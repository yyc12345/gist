==> flow/design.v <==
`timescale 10ns/1ns
module counter 
# (
    parameter BIT_WIDTH = 4,
    parameter MAX_VALUE = 15
)
(
    input wire clk,
    input wire rst,
    output reg[BIT_WIDTH - 1:0] count,
    output wire cout
);
assign cout = count == MAX_VALUE ? 1'b1 : 1'b0;
always @(posedge clk, negedge rst) begin
    if (!rst) count <= 0;
    else begin
        if (count >= MAX_VALUE) count <= 0;
        else count <= count + 1;
    end
end
endmodule
`timescale 10ns/1ns
module led_driver(
    input wire[15:0] input_data,
    input wire clk,
    input wire is_time_display,
    input wire is_fare_display,
    output reg[3:0] led_selector,    
    output wire[7:0] led_data
);
parameter enable_led0 = 4'b1110,
        enable_led1 = 4'b1101,
        enable_led2 = 4'b1011,
        enable_led3 = 4'b0111;
wire freq_splitter_out;
reg[3:0] gotten_bcd;
wire freq_splitter_out[1:0];
wire need_dot;
assign need_dot = ((led_selector == enable_led1) && is_fare_display) ? 1'b1 : 1'b0;
led_encoder led_coder(
    .bcd_data(gotten_bcd),
    .need_dot(need_dot),
    .led_data(led_data)
);
counter #(.MAX_VALUE(10'd1023), .BIT_WIDTH(10)) freq_splitter0(
    .clk(clk),
    .rst(1'b1),
    .count(),
    .cout(freq_splitter_out[0])
);
counter #(.MAX_VALUE(5'd31), .BIT_WIDTH(5)) freq_splitter1(
    .clk(~freq_splitter_out[0]),
    .rst(1'b1),
    .count(),
    .cout(freq_splitter_out[1])
);
always @(posedge clk) begin
    case (led_selector)
        enable_led0: begin
            led_selector <= enable_led1;
            gotten_bcd <= input_data[7:4];
        end
        enable_led1: begin
            led_selector <= enable_led2;
            gotten_bcd <= input_data[11:8];
        end
        enable_led2: begin
            led_selector <= enable_led3;
            gotten_bcd <= input_data[15:12];
        end
        enable_led3: begin
            led_selector <= enable_led0;
            gotten_bcd <= input_data[3:0];
        end
        default: begin
            led_selector <= enable_led0;
            gotten_bcd <= input_data[3:0];
        end
    endcase
end
endmodule
`timescale 10ns/1ns
module led_encoder(
    input wire[3:0] bcd_data,
    input wire need_dot,
    output reg[7:0] led_data     
);
parameter bcd_0 = 7'hc0,
        bcd_1 = 7'hf9,
        bcd_2 = 7'ha4,
        bcd_3 = 7'hb0,
        bcd_4 = 7'h99,
        bcd_5 = 7'h92,
        bcd_6 = 7'h82,
        bcd_7 = 7'hf8,
        bcd_8 = 7'h80,
        bcd_9 = 7'h90,
        bcd_a = 7'h88,
        bcd_b = 7'h83,
        bcd_c = 7'hc6,
        bcd_d = 7'ha1,
        bcd_e = 7'h86,
        bcd_f = 7'h8e;
parameter bcd_blank = 7'b1111111;
always @(bcd_data) begin
    case (bcd_data)
        4'h0: led_data[6:0] <= bcd_0;
        4'h1: led_data[6:0] <= bcd_1;
        4'h2: led_data[6:0] <= bcd_2;
        4'h3: led_data[6:0] <= bcd_3;
        4'h4: led_data[6:0] <= bcd_4;
        4'h5: led_data[6:0] <= bcd_5;
        4'h6: led_data[6:0] <= bcd_6;
        4'h7: led_data[6:0] <= bcd_7;
        4'h8: led_data[6:0] <= bcd_8;
        4'h9: led_data[6:0] <= bcd_9;
        4'ha: led_data[6:0] <= bcd_a;
        4'hb: led_data[6:0] <= bcd_b;
        4'hc: led_data[6:0] <= bcd_c;
        4'hd: led_data[6:0] <= bcd_d;
        4'he: led_data[6:0] <= bcd_e;
        4'hf: led_data[6:0] <= bcd_f;
        default: led_data[6:0] <= bcd_blank;
    endcase
end
always @(need_dot) begin
    led_data[7] <= ~need_dot;
end
endmodule
---- Reports on led_driver ----
Tool output for the design above, in the order of the flow.
Lines are those of the file above, counted from 1.
Operators carry their Yosys type and port widths (W data, S select, Z words).
The mark n/a stands for no value.
set-up
  design top .............................. led_driver
  clock port .............................. clk
  standard-cell library ................... sky130hd
  library corner .......................... tt_025C_1v80

---- Word-level counts ----
Source: Yosys, flattened and elaborated, memories not mapped. Widths are those after wreduce; folded enables and synchronous resets count as part of the registers. Registers that Yosys merges into a memory's read port (data or address) are not register bits. Print and check cells do not count. Equal cells are merged and count once.
Yosys's memory passes give these memory sizes; they may raise the number of words (mostly to a power of two), join words into wider ones and drop unused or constant bits.
bit counts
  output and inout port bits .............. 12
  memories kept ........................... 1
  word-level cells ........................ 10
  input bits .............................. 19
  bits in registers ....................... 4
  memory bits (read-only) ................. 112
  word width x clocked read ports ......... 7
memory list
  name             depth  width  read ports  wr ports  line  text
  (no name shown)  16     7      1           0         106   case (bcd_data)
operators by class
  reductions and logical operators ........ 1
  multiplexer cells ....................... 3
  equal/unequal tests ..................... 3
  bitwise gates (word level) .............. 1
operators by type and width
  kind                  number
  $pmux W4 S3           2
  $eq A4 B4 Y1 const B  3
  $logic_and A1 B1 Y1   1
  $not A1 Y1            1
  $mux W1               1

---- Longest topological paths ----
Longest topological path by Yosys (ltp), each cell counted once; first at word level (registers and memories cut), then after technology mapping (sequential cells cut; the memories' decode and read muxes count).
depth
  depth after elaboration ................. 4
  ABC_AREA ................................ 0
  gate-level depth with buffers ........... 11
  mapped depth without buffers ............ 9

---- Mapped cells and area ----
Yosys stat after the flow's synthesis: flattened, memories mapped to cells. It holds for the ABC_AREA given above (unset counts as 0); a run with the other value may have another netlist.
cells by type
  type                       number  total area (µm²)
  sky130_fd_sc_hd__dfxtp_1   11      220.211
  sky130_fd_sc_hd__ha_1      6       75.072
  sky130_fd_sc_hd__nand3b_1  8       60.058
  sky130_fd_sc_hd__a21oi_1   7       35.034
  sky130_fd_sc_hd__buf_6     3       33.782
  sky130_fd_sc_hd__o211ai_1  4       30.029
  sky130_fd_sc_hd__a211o_1   3       26.275
  sky130_fd_sc_hd__a221oi_4  1       26.275
  sky130_fd_sc_hd__inv_1     7       26.275
  sky130_fd_sc_hd__nand2_1   7       26.275
  sky130_fd_sc_hd__a211oi_4  1       20.019
  sky130_fd_sc_hd__xnor2_1   2       17.517
  sky130_fd_sc_hd__o311ai_2  1       16.266
  sky130_fd_sc_hd__a221oi_2  1       15.014
  sky130_fd_sc_hd__nor2_1    4       15.014
  sky130_fd_sc_hd__nor3_1    3       15.014
  sky130_fd_sc_hd__o21ai_0   3       15.014
  sky130_fd_sc_hd__nor4_1    2       12.512
Other cell types: 25; their cells: 25.
mapped netlist
  cell count .............................. 99
  flip-flops .............................. 11
  chip area (Yosys) ....................... 877.1 µm²
  sequential part of the area ............. 220.2 µm²
  buffer cells ............................ 6
The figures by module come from a second, unflattened synthesis with its own total; it is not the netlist above.
second synthesis, totals
  cells (unflattened synthesis) ........... 75
  area total of the unflattened synthesis .. 661.9 µm²
Each row is one instance without its submodules.
by module
  module       cells  seq. area (µm²)  times used  area (µm²)
  led_driver   42     160.2            1           382.9
  led_encoder  33     0.0              1           279.0

---- Worst setup path after synthesis ----
Source: OpenSTA report_checks on the synthesized netlist (no wires, ideal clock, input and output delay 20% of the period each), path of least setup slack; recovery checks are left aside. Register names are those of the netlist, which keeps one name where synthesis merged equal registers.
path post-synthesis
  path kind ............................... register to register
  start ................................... reg led_selector[2]
  end ..................................... reg (name not given)
  buffers on the path ..................... 2
  slack ................................... -0.027 ns
  stages on the path ...................... 10
  data required time ...................... 2.303 ns
  path delay .............................. 2.447 ns
  time at the first pin ................... 0.000 ns
  arrival time ............................ 2.330 ns
  clock period ............................ 2.42 ns
  synthesis period reached ................ 2.447 ns
"path delay" is the arrival time less input delay plus setup time.
"stages on the path" counts driving pins, that of a launching flip-flop among them; a cell with two outputs on the path counts twice.
"synthesis period reached" = period - worst setup slack (recovery checks aside). The figure is calculated, with input and output delays left at 20% of the set period.
Between the ends stands the longest chain of elaborated cells between them, by number of cells; it is not shown to be the way that was timed. Of several equally long chains one is given.
A line is the first line of the expression or statement that the cell stems from. Yosys adds cells for indexed reads and writes and turns some case tables into memories.
At most two assigning lines are given for a register; there are more.
on the way, post-synthesis
  cells stage by stage .................... sky130_fd_sc_hd__dfxtp_1 -> sky130_fd_sc_hd__buf_6 -> sky130_fd_sc_hd__xnor2_1 -> sky130_fd_sc_hd__a211o_1 -> sky130_fd_sc_hd__buf_6 -> sky130_fd_sc_hd__a221oi_4 -> sky130_fd_sc_hd__inv_2 -> sky130_fd_sc_hd__ha_1 -> sky130_fd_sc_hd__or3_1 -> sky130_fd_sc_hd__a32o_1
  length of the longest elaborated chain .. 2
  elaborated cells on any way between the ends .. 4
  those cells by class .................... eq/ne (3); mux (1)
RTL lines, path post-synthesis
  item                line  text
  start: declaration  28    output reg[3:0] led_selector,
  start: assignment   60    led_selector <= enable_led1;
  start: assignment   64    led_selector <= enable_led2;
  $eq A4 B4 Y1        58    case (led_selector)
  $pmux W4 S3         58

---- Worst path after layout ----
Path of least setup slack in the final report of run 2 (OpenROAD, finished layout, wires in). Where an end is a register, its clock arrival counts in the times.
path post-layout
  path kind ............................... register to register
  start ................................... reg led_selector[2]
  end ..................................... reg (name not given)
  slack ................................... -0.03 ns
  stages on the path ...................... 10
  clock period ............................ 2.14 ns
  data required time ...................... 2.29 ns
  buffers on the path ..................... 0
  arrival time ............................ 2.31 ns
  time at the first pin ................... 0.27 ns
Between the ends stands the longest chain of elaborated cells between them, by number of cells; it is not shown to be the way that was timed. Of several equally long chains one is given.
At most two assigning lines are given for a register; there are more.
on the way, post-layout
  cells stage by stage .................... sky130_fd_sc_hd__dfxtp_4 -> sky130_fd_sc_hd__xnor2_2 -> sky130_fd_sc_hd__a211o_4 -> sky130_fd_sc_hd__a221oi_4 -> sky130_fd_sc_hd__inv_2 -> sky130_fd_sc_hd__ha_4 -> sky130_fd_sc_hd__inv_2 -> sky130_fd_sc_hd__a21oi_2 -> sky130_fd_sc_hd__a211oi_2 -> sky130_fd_sc_hd__o32ai_2
  length of the longest elaborated chain .. 2
  elaborated cells on any way between the ends .. 4
  those cells by class .................... eq/ne (3); mux (1)
RTL lines, path post-layout
  item                line  text
  start: declaration  28    output reg[3:0] led_selector,
  start: assignment   60    led_selector <= enable_led1;
  start: assignment   64    led_selector <= enable_led2;
  $eq A4 B4 Y1        58    case (led_selector)
  $pmux W4 S3         58

Subject: led_driver on sky130hd, stored results

Hello all,

Top module led_driver; platform sky130hd; tools Yosys and OpenROAD; 2 stored runs in no particular order. Input and output delays are each 20% of the period that was set; the output load is 0.01 pF.
By "achieved clock period (ns)" is meant the clock period of the run minus its worst setup slack. This is arithmetic on one report: input and output delays are still those of the set period (20% each).
"worst setup path time (ns)" means the part of the period allowed to the worst setup path (the constraints hold back 20% at inputs and 20% at outputs) less its slack; where the path has registers, the arrival times of their clocks count too.
"finish__power__total" rests on the timing tool's default activity at the inputs, not on a simulated workload.

Flow files of run 1
==> flow/run.sh <==
#!/bin/bash
# the make line also repeats the synthesis and layout settings of config.mk as NAME=value (left out here)
make -C /OpenROAD-flow-scripts/flow DESIGN_CONFIG=/design/flow/config.mk WORK_HOME=/design/flow/orfs CLKGATE_MAP_FILE= finish
==> flow/config.mk <==
export PLATFORM = sky130hd
export DESIGN_NAME = led_driver
export DESIGN_NICKNAME = led_driver
export VERILOG_FILES = /design/flow/design.v
export SDC_FILE = /design/flow/constraint.sdc
export NUM_CORES = 4
export LEC_CHECK = 0
export CAP_MARGIN = 20
export CELL_PAD_IN_SITES_DETAIL_PLACEMENT = 0
export CORE_ASPECT_RATIO = 0.82
export CORE_MARGIN = 4
export CORE_UTILIZATION = 67
export CTS_CLUSTER_SIZE = 65
export GPL_ROUTABILITY_DRIVEN = 1
export HOLD_SLACK_MARGIN = 0.07
export PLACE_DENSITY_LB_ADDON = 0.1
export SETUP_SLACK_MARGIN = 0.2
export SLEW_MARGIN = 35
export TNS_END_PERCENT = 95
==> flow/constraint.sdc <==
create_clock -name core_clock -period 3.54 [get_ports {clk}]
set_input_delay 0.7080 -clock core_clock [delete_from_list [all_inputs] [get_ports {clk}]]
set_output_delay 0.7080 -clock core_clock [all_outputs]
set_load 0.01 [all_outputs]

report of run 1: did not finish, place, FLW-0024

Flow files of run 2
==> flow/run.sh <==
#!/bin/bash
# the make line also repeats the synthesis and layout settings of config.mk as NAME=value (left out here)
make -C /OpenROAD-flow-scripts/flow DESIGN_CONFIG=/design/flow/config.mk WORK_HOME=/design/flow/orfs CLKGATE_MAP_FILE= finish
==> flow/config.mk <==
export PLATFORM = sky130hd
export DESIGN_NAME = led_driver
export DESIGN_NICKNAME = led_driver
export VERILOG_FILES = /design/flow/design.v
export SDC_FILE = /design/flow/constraint.sdc
export NUM_CORES = 4
export LEC_CHECK = 0
export CAP_MARGIN = 20
export CORE_MARGIN = 2
export CORE_UTILIZATION = 40
export SLEW_MARGIN = 20
==> flow/constraint.sdc <==
create_clock -name core_clock -period 2.14 [get_ports {clk}]
set_input_delay 0.4280 -clock core_clock [delete_from_list [all_inputs] [get_ports {clk}]]
set_output_delay 0.4280 -clock core_clock [all_outputs]
set_load 0.01 [all_outputs]

report of run 2
yosys chip area after synthesis (um^2): 877.1
finish__design__die__area: 2583.2
finish__design__instance__area__stdcell: 1502.7
finish__design__instance__utilization: 0.7432
finish__timing__setup__ws: -0.028
finish__timing__setup__tns: -0.060
finish__timing__hold__ws: 0.624
finish__power__total: 4.318e-04
achieved clock period (ns): 2.168
worst setup path time (ns): 2.17
worst setup path kind: register to register

Thanks
